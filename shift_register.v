==> flow/design.v <==
module shift_register  #(
    parameter   WIDTH_in  = 16,
    parameter   WIDTH_out  = 16,
    parameter   DEEP      =   128 ,
    parameter   PTR_SIZE  =   10
)(
    input   wire   clk,
    input   wire   rst,
    input   wire   shift_en,
    input   wire   [WIDTH_in-1:0]    shift_in,
    output  wire   [WIDTH_out-1:0]    shift_out
);
reg     [WIDTH_in-1:0] SHIFT_BUFF   [0:DEEP-1];  
reg     [PTR_SIZE-1:0]  cnt = 0;       
integer  i;
assign shift_out = (cnt==DEEP)?{{(WIDTH_out-WIDTH_in){1'd0}},SHIFT_BUFF[DEEP-1]}:0;
always@(posedge  clk)begin
    if(!rst)begin
        cnt <= 0; 
    end
    else  begin
        for(i=0;i<DEEP-1;i=i+1)begin
            SHIFT_BUFF[i+1] <= SHIFT_BUFF[i];
        end
        if(cnt==DEEP)begin
            cnt <= cnt;
        end
        else begin
            cnt <= cnt + 1;
        end
        if(shift_en)
            SHIFT_BUFF[0] <= shift_in;
        else
            SHIFT_BUFF[0] <= 0;
    end
end
endmodule
== Tool chain data of shift_register ==
The steps from the RTL of shift_register to its reports follow in flow order.
Lines are those of the file above, counted from 1.
Operators: Yosys type, input widths -> output width; for muxes data width and select width s.
Cell names lack the library's common part.
The mark -- stands for no value.
Design
  design top: shift_register
  clock port: clk
  cell library: sky130hd
  library corner: tt_025C_1v80

== Elaborated design ==
Counts by Yosys on the flattened word-level netlist (proc, flatten, opt, wreduce). Print and check cells are left out. Cells with the same type and inputs are merged into one.
Cells by class
  add/sub/neg operators: 1
  equal/unequal tests: 1
  mux-type cells: 1
Operator list (number)
  $mux 16: 1
  $add 10x1->10 const B: 1
  $eq 10x8->1 const B: 1
Word-level totals
  register bits: 2058
  input port bits: 19
  elaborated cells: 132

== Depth ==
Yosys ltp: most cells in a row. Word level: on the elaborated netlist, between registers, memories and ports. Mapped: between sequential cells and ports; inverters and the memories' decode and read muxes count.
Logic depth
  word-level depth: 2
  ABC_AREA: 0
  gate-level depth with buffers: 6
  mapped depth without buffers: 5

== Synthesis result ==
Source: synth_stat.txt of the flow (Yosys; design flattened, memories mapped). It holds for the ABC_AREA given above (unset counts as 0); a run with the other value may have another netlist.
Cell types (number)
  edfxtp_1: 2048
  dfxtp_1: 10
  and2_1: 18
  and2_2: 14
  nand2_1: 7
  a21oi_1: 5
  ha_1: 2
  o21ai_0: 5
  or3_1: 4
  nor4_4: 1
  mux2i_1: 2
  xor2_1: 2
  nand3_1: 3
  nand3b_1: 2
  nand4_1: 2
  buf_6: 1
  inv_1: 3
  nand4bb_1: 1
Other cell types: 7; their cells: 9.
Mapped netlist
  standard cells after synthesis: 2139
  chip area (Yosys): 62233.4 um^2
  sequential part of the area: 61699.2 um^2
  flip-flops: 2058
  buffers: 4

== Worst setup path after synthesis ==
Path of least setup slack by OpenSTA after synthesis, without wires, with an ideal clock, recovery checks aside; 20% of the period is set as input and as output delay. Where synthesis merged equal registers, the netlist keeps one of their names.
Path post-synthesis
  path kind: register to output
  start: register cnt[0]
  end: output port shift_out[13]
  period: 2.02 ns
  output delay: 0.404 ns
  launch time at the first pin: 0.000 ns
  arrival time: 1.429 ns
  data required time: 1.616 ns
  setup slack: 0.187 ns
  delay of the path: 1.429 ns
  stages on the path: 7
  synthesis period reached: 1.833 ns
"delay of the path" = arrival - input delay + setup time.
At an output port there is no setup time.
"stages on the path": output pins that drive a net of the path, with the launching flip-flop's if there is one; two outputs of one cell count as two.
"synthesis period reached" is the clock period less the worst setup slack; recovery checks do not enter. This is arithmetic on one report: input and output delays are still those of the set period (20% each).
Between the ends stands the longest chain of elaborated cells between them, by number of cells; it is not shown to be the way that was timed. Of several equally long chains one is given.
A line is the first line of the expression or statement that the cell stems from. Yosys adds cells for indexed reads and writes and turns some case tables into memories.
A register here has more assigning lines than the two given.
Between the ends, post-synthesis
  cell sequence: dfxtp_1 inv_1 ha_1 nand4bb_1 nor4_4 buf_6 and2_1
  cells in the longest elaborated chain: 2
  elaborated cells between the ends (all ways): 2
  classes of those cells: eq/ne: 1; mux: 1
Ends and longest elaborated chain, post-synthesis
  start: declaration: line 14  | reg     [PTR_SIZE-1:0]  cnt = 0;
  start: assignment: line 26  | cnt <= cnt;
  start: assignment: line 29  | cnt <= cnt + 1;
  $eq 10x8->1: line 16  | assign shift_out = (cnt==DEEP)?{{(WIDTH_out-WIDTH_in){1'd0}},SHIFT_BUFF[DEEP-1]}:0;
  $mux 16: line 16
  end: declaration: line 11  | output  wire   [WIDTH_out-1:0]    shift_out

== Timing after layout ==
From the final timing report of entry A: the path of least setup slack in the routed layout; clock arrival at registers is part of the times.
Path post-layout
  path kind: register to output
  start: register cnt[0]
  end: output port shift_out[9]
  period: 1.26 ns
  output delay: 0.25 ns
  launch time at the first pin: 0.77 ns
  arrival time: 2.29 ns
  data required time: 1.01 ns
  setup slack: -1.29 ns
  stages on the path: 10
Between the ends stands the longest chain of elaborated cells between them, by number of cells; it is not shown to be the way that was timed. Of several equally long chains one is given.
A register here has more assigning lines than the two given.
Between the ends, post-layout
  cell sequence: dfxtp_2 inv_2 ha_4 nand4bb_4 nor4_4 buf_4 buf_6 buf_6 and2_4 buf_6
  cells in the longest elaborated chain: 2
  elaborated cells between the ends (all ways): 2
  classes of those cells: eq/ne: 1; mux: 1
Ends and longest elaborated chain, post-layout
  start: declaration: line 14  | reg     [PTR_SIZE-1:0]  cnt = 0;
  start: assignment: line 26  | cnt <= cnt;
  start: assignment: line 29  | cnt <= cnt + 1;
  $eq 10x8->1: line 16  | assign shift_out = (cnt==DEEP)?{{(WIDTH_out-WIDTH_in){1'd0}},SHIFT_BUFF[DEEP-1]}:0;
  $mux 16: line 16
  end: declaration: line 11  | output  wire   [WIDTH_out-1:0]    shift_out

Flow measurements of shift_register on sky130hd: 2 stored runs with different settings, listed in no order. Input and output delays are each 20% of the period that was set; the output load is 0.01 pF.
"time of the worst setup path": the worst setup path's part of the clock period (all of it between registers, 20% less for each end at a port) less its slack. A launch clock that arrives late makes it longer, a capture clock that arrives late makes it shorter.
By "total power of the final layout" is meant OpenSTA's value without simulated activity: inputs other than the clock are taken to toggle once in ten clock periods, and the tool carries that through the logic.

==> entry A: settings <==
{ "period_ns": 1.26, "CAP_MARGIN": 20, "CORE_MARGIN": 2, "CORE_UTILIZATION": 40, "SLEW_MARGIN": 20 }
==> entry A: results <==
die outline area: 158754.0 um^2
area of the synthesized netlist: 62233.4 um^2
setup TNS: -21.832 ns
time of the worst setup path: 2.29 ns
worst setup path kind: register to output
setup slack of the critical path: -1.287 ns
post-layout utilization: 0.476
total power of the final layout: 137434 uW

==> entry B: settings <==
{ "period_ns": 1.26, "CORE_UTILIZATION": 61, "SETUP_SLACK_MARGIN": 0.18, "PLACE_DENSITY": 0.6, "CORE_MARGIN": 9, "CELL_PAD_IN_SITES_DETAIL_PLACEMENT": 2, "ABC_AREA": 0, "CTS_CLUSTER_SIZE": 14, "CTS_CLUSTER_DIAMETER": 57, "CAP_MARGIN": 35, "SLEW_MARGIN": 25, "MAX_ROUTING_LAYER": "met5" }
==> entry B: results <==
unfinished; error DPL-0033 in placement
