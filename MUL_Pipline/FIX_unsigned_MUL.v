==> flow/design.v <==
module FIX_unsigned_pipline_MUL #(
    parameter WIDTH_multiplicand = 16,
    parameter WIDTH_multiplier = 16
)
(
    input   clk,
    input   rst,
    input   valid,
    input   [WIDTH_multiplicand-1:0]       multiplicand,
    input   [WIDTH_multiplier-1:0]         multiplier,
    output  wire ready,
    output  wire [WIDTH_multiplicand + WIDTH_multiplier-1:0] product                      
);
wire     [WIDTH_multiplicand + WIDTH_multiplier-1:0]     multiplicand_shift [WIDTH_multiplier-1:0];
wire     [WIDTH_multiplier-1:0]                          multiplier_shift   [WIDTH_multiplier-1:0];
wire     [WIDTH_multiplier-1:0]                          valid_array; 
wire     [WIDTH_multiplicand + WIDTH_multiplier-1:0]     product_array[WIDTH_multiplier-1:0];
assign  ready = valid_array[WIDTH_multiplier-1];
assign  product = product_array[WIDTH_multiplier-1];
    multiply_cell # (
        .WIDTH_multiplicand         (WIDTH_multiplicand),
        .WIDTH_multiplier           (WIDTH_multiplier)
    ) multiply_cell0(
        .clk                        (clk),
        .rst                        (rst),
        .valid                      (valid),
        .multiplicand               ({{WIDTH_multiplier{1'd0}},multiplicand}),
        .multiplier                 (multiplier),
        .product_in                 ({(WIDTH_multiplicand + WIDTH_multiplier){1'd0}}),
        .ready                      (valid_array[0]),
        .multiplicand_shift         (multiplicand_shift[0]),
        .multiplier_shift           (multiplier_shift[0]),
        .product_out                (product_array[0])
    );
generate
    genvar i;
    for(i=1;i<WIDTH_multiplier;i=i+1)begin:multiply_cellx
        multiply_cell # (
            .WIDTH_multiplicand             (WIDTH_multiplicand),
            .WIDTH_multiplier               (WIDTH_multiplier)
        ) multiply_cellx(
            .clk                            (clk),
            .rst                            (rst),
            .valid                          (valid_array[i-1]),
            .multiplicand                   (multiplicand_shift[i-1]),
            .multiplier                     (multiplier_shift[i-1]),
            .product_in                     (product_array[i-1]),
            .ready                          (valid_array[i]),
            .multiplicand_shift             (multiplicand_shift[i]),
            .multiplier_shift               (multiplier_shift[i]),
            .product_out                    (product_array[i])
        );
    end
    endgenerate
endmodule
module  multiply_cell#(
    parameter WIDTH_multiplicand = 16,
    parameter WIDTH_multiplier = 16
)
(
    input   clk,
    input   rst,
    input   valid,
    input   [WIDTH_multiplicand + WIDTH_multiplier-1:0]       multiplicand,
    input   [WIDTH_multiplier-1:0]                          multiplier,
    input   [WIDTH_multiplicand + WIDTH_multiplier-1:0]       product_in,
    output  reg ready,
    output  reg [WIDTH_multiplicand + WIDTH_multiplier-1:0]   multiplicand_shift,
    output  reg [WIDTH_multiplier-1:0]                      multiplier_shift,
    output  reg [WIDTH_multiplicand + WIDTH_multiplier-1:0]   product_out   
);
always @(posedge clk)begin
    if(!rst)begin
        ready <= 0;
        multiplicand_shift  <= {(WIDTH_multiplicand + WIDTH_multiplier){1'd0}};
        multiplier_shift <= {WIDTH_multiplier{1'd0}};
        product_out <=  {(WIDTH_multiplicand + WIDTH_multiplier){1'd0}};
    end
    else if(valid)begin
        ready <= 1;
        multiplicand_shift <= (multiplicand<<1);
        multiplier_shift <= (multiplier>>1);
        if(multiplier[0])begin
            product_out <= product_in  + multiplicand;
        end
        else begin
            product_out <= product_in;
        end
    end
    else begin
        ready <= 0;
        multiplicand_shift  <= {(WIDTH_multiplicand + WIDTH_multiplier){1'd0}};
        multiplier_shift <= {WIDTH_multiplier{1'd0}};
        product_out <=  {(WIDTH_multiplicand + WIDTH_multiplier){1'd0}};
    end
end
endmodule
[From RTL to reports: FIX_unsigned_pipline_MUL]
Tool output for the design above, in the order of the flow.
Line numbers count from 1 in the design file above.
Operators: Yosys type, input widths -> output width; for muxes data width and select width s.
Cell names lack the library's common part.
Not given: n/a
Set-up
  top module: FIX_unsigned_pipline_MUL
  clock port: clk
  cell library: sky130hd
  corner: tt_025C_1v80

[After elaboration]
Yosys after proc, flatten, opt, wreduce and memory -nomap, before mapping. Enables and synchronous resets that opt folds into registers are not counted as muxes. Print and check cells are not counted. Equal cells are merged and count once.
Word-level totals
  flip-flop bits (word level): 858
  bits of input ports: 35
  output and inout bits: 33
  cells after elaboration: 127
Cells by class
  add/subtract/negate cells: 15
  muxes and demuxes: 31
  reduce/logical cells: 18
Operators by type and width (count)
  $mux 32: 14
  $reduce_and 2->1: 16
  $add 32x19->32: 1
  $add 32x20->32: 1
  $add 32x21->32: 1
  $add 32x22->32: 1
  $add 32x23->32: 1
  $add 32x24->32: 1
  $add 32x25->32: 1
  $add 32x26->32: 1
  $add 32x27->32: 1
  $add 32x28->32: 1
  $add 32x29->32: 1
  $add 32x30->32: 1
  $add 32x31->32: 1
  $add 18x18->19: 1
  $add 16x17->18: 1
  $mux 16: 1
  $mux 1: 16
  $reduce_and 3->1: 2

[Depth]
Longest topological path by Yosys (ltp), each cell counted once; first at word level (registers and memories cut), then after technology mapping (sequential cells cut; the memories' decode and read muxes count).
Logic depth
  depth in word-level cells: 2
  ABC_AREA: 0
  mapped depth: 9

[Netlist]
Source: synth_stat.txt of the flow (Yosys; design flattened, memories mapped). It holds for the ABC_AREA given above (unset counts as 0); a run with the other value may have another netlist.
Mapped netlist
  cells in the netlist: 3326
  cell area after synthesis: 32937.8 um2
  sequential part of the area: 15354.7 um2
  mapped flip-flops: 767
  buffers: 165
Cell types
  dfxtp_1: count 767, area in all 1.54E+04 um2
  and3_1: count 508, area in all 3.18E+03 um2
  ha_1: count 239, area in all 2.99E+03 um2
  mux2i_1: count 168, area in all 1.68E+03 um2
  xnor2_1: count 128, area in all 1.12E+03 um2
  a21oi_1: count 190, area in all 950.912 um2
  nor2_1: count 249, area in all 934.646 um2
  a21o_1: count 85, area in all 638.112 um2
  clkbuf_1: count 152, area in all 570.547 um2
  o21ai_0: count 81, area in all 405.389 um2
  xor2_1: count 44, area in all 385.37 um2
  nand2_1: count 95, area in all 356.592 um2
  nand3_1: count 69, area in all 345.331 um2
  a211oi_1: count 45, area in all 337.824 um2
  fa_1: count 15, area in all 300.288 um2
  a211o_1: count 24, area in all 210.202 um2
  and2_1: count 33, area in all 206.448 um2
  inv_1: count 53, area in all 198.941 um2
Not listed: further types 42, cells in them 381.
By module: a second synthesis without flattening, with its own total; a netlist apart from the flattened one above.
Unflattened totals
  cells (unflattened synthesis): 7377
  area (unflattened synthesis): 64745.8 um2
Each row is one instance without its submodules.
Modules
  multiply_cell: times used 16, cells 461, area 4046.4 um2, seq. area 1581.5 um2
  FIX_unsigned_pipline_MUL: times used 1, cells 1, area 3.8 um2, seq. area 0.0 um2

[Path before layout]
Source: OpenSTA report_checks on the synthesized netlist (no wires, ideal clock, input and output delay 20% of the period each), path of least setup slack; recovery checks are left aside. Register names are those of the netlist, which keeps one name where synthesis merged equal registers.
Timing after synthesis
  path kind: register -> register
  start point: reg multiply_cellx[11].multiply_cellx.multiplicand_shift[12]
  end point: reg (no name shown)
  period: 3.82 ns
  launch time at the first pin: 0.000 ns
  data arrival time: 2.206 ns
  required time: 3.691 ns
  path slack: 1.486 ns
  path delay: 2.335 ns
  stages on the path: 10
  synthesis period reached: 2.334 ns
"path delay" is the arrival time less input delay plus setup time.
"stages on the path": output pins that drive a net of the path, with the launching flip-flop's if there is one; two outputs of one cell count as two.
"synthesis period reached" is the clock period less the worst setup slack; recovery checks do not enter. This is arithmetic on one report: input and output delays are still those of the set period (20% each).
Between the ends stands the longest chain of elaborated cells between them, by number of cells; it is not shown to be the way that was timed. Of several equally long chains one is given.
Each line given opens the expression or statement behind the cell; cells for indexed reads and writes are added by Yosys, which also makes memories of some case tables.
A register here has more assigning lines than the two given.
On the way, after synthesis
  cell sequence: dfxtp_1 > ha_1 > fa_1 > a211oi_1 > o21bai_1 > a211o_1 > a21boi_2 > nor2_1 > a2111oi_1 > nor3_1
  length of the longest elaborated chain: 2
  elaborated cells on any way between the ends: 2
  those cells by class: 1 x add/sub; 1 x mux
Ends and longest elaborated chain, after synthesis
  start: declaration: line 68  | output  reg [WIDTH_multiplicand + WIDTH_multiplier-1:0]   multiplicand_shift,
  start: assignment: line 75  | multiplicand_shift  <= {(WIDTH_multiplicand + WIDTH_multiplier){1'd0}};
  start: assignment: line 81  | multiplicand_shift <= (multiplicand<<1);
  $add 32x28->32: line 84
  $mux 32: line 83  | if(multiplier[0])begin
  end: assignment: line 84
  end: assignment: line 87
  end: declaration: line 70

[Worst path after layout]
From the final timing report of entry B: the path of least setup slack in the routed layout; clock arrival at registers is part of the times.
Timing after layout
  path kind: register -> register
  start point: reg (no name shown)
  end point: reg (no name shown)
  period: 2.52 ns
  launch time at the first pin: 0.69 ns
  data arrival time: 3.06 ns
  required time: 3.09 ns
  path slack: 0.03 ns
  stages on the path: 12
Between the ends stands the longest chain of elaborated cells between them, by number of cells; it is not shown to be the way that was timed. Of several equally long chains one is given.
On the way, after layout
  cell sequence: dfxtp_2 > ha_4 > fa_2 > a211oi_4 > o21bai_4 > a211o_4 > buf_4 > a21boi_4 > buf_6 > xnor2_1 > mux2i_1 > nor2_1
  length of the longest elaborated chain: 2
  elaborated cells on any way between the ends: 2
  those cells by class: 1 x add/sub; 1 x mux
Ends and longest elaborated chain, after layout
  start: declaration: line 70
  start: assignment: line 84
  start: assignment: line 87
  $add 32x21->32: line 84
  $mux 32: line 83  | if(multiplier[0])begin
  end: assignment: line 84
  end: assignment: line 87
  end: declaration: line 70

Add stored flow runs of FIX_unsigned_pipline_MUL

Flow measurements of FIX_unsigned_pipline_MUL on sky130hd: 2 stored runs with different settings, listed in no order. Input and output delays are each 20% of the period that was set; the output load is 0.01 pF.
"achieved clock period (ns)" is the run's clock period less its worst setup slack. It is reckoned from that one timing run; input and output delays stay at 20% of the period that was set.
"worst setup path time (ns)" is the time allowed to the run's worst setup path (the clock period less input and output delay, where it has them) less its slack. Clock arrival times count: a late capture clock shortens it, a late launch clock lengthens it.
"finish__power__total" rests on the timing tool's default activity at the inputs, not on a simulated workload.

settings of entry A
{
  "period_ns": 2.06,
  "CORE_UTILIZATION": 71,
  "PLACE_DENSITY_LB_ADDON": 0.28,
  "HOLD_SLACK_MARGIN": 0.3,
  "CORE_ASPECT_RATIO": 0.89,
  "CELL_PAD_IN_SITES_GLOBAL_PLACEMENT": 1,
  "GPL_TIMING_DRIVEN": 0,
  "GPL_ROUTABILITY_DRIVEN": 0,
  "SLEW_MARGIN": 0,
  "MIN_ROUTING_LAYER": "met1",
  "MAX_ROUTING_LAYER": "met4",
  "CAP_MARGIN": 20,
  "CORE_MARGIN": 2
}
report of entry A: did not finish, place, FLW-0024

settings of entry B
{
  "period_ns": 2.52,
  "CORE_UTILIZATION": 18,
  "SETUP_SLACK_MARGIN": 0.09,
  "PLACE_DENSITY_LB_ADDON": 0.21,
  "CORE_ASPECT_RATIO": 0.72,
  "CORE_MARGIN": 8,
  "CELL_PAD_IN_SITES_GLOBAL_PLACEMENT": 2,
  "CELL_PAD_IN_SITES_DETAIL_PLACEMENT": 1,
  "CAP_MARGIN": 30,
  "MIN_ROUTING_LAYER": "met2",
  "SLEW_MARGIN": 20
}
report of entry B
yosys chip area after synthesis (um^2): 32937.8
finish__design__die__area: 197116.0
finish__design__instance__area__stdcell: 41053.1
finish__design__instance__utilization: 0.2253
finish__timing__setup__ws: 0.032
finish__timing__setup__tns: 0.000
finish__timing__hold__ws: 0.293
finish__power__total: 2.582e-02
achieved clock period (ns): 2.488
worst setup path time (ns): 2.49
worst setup path kind: register -> register
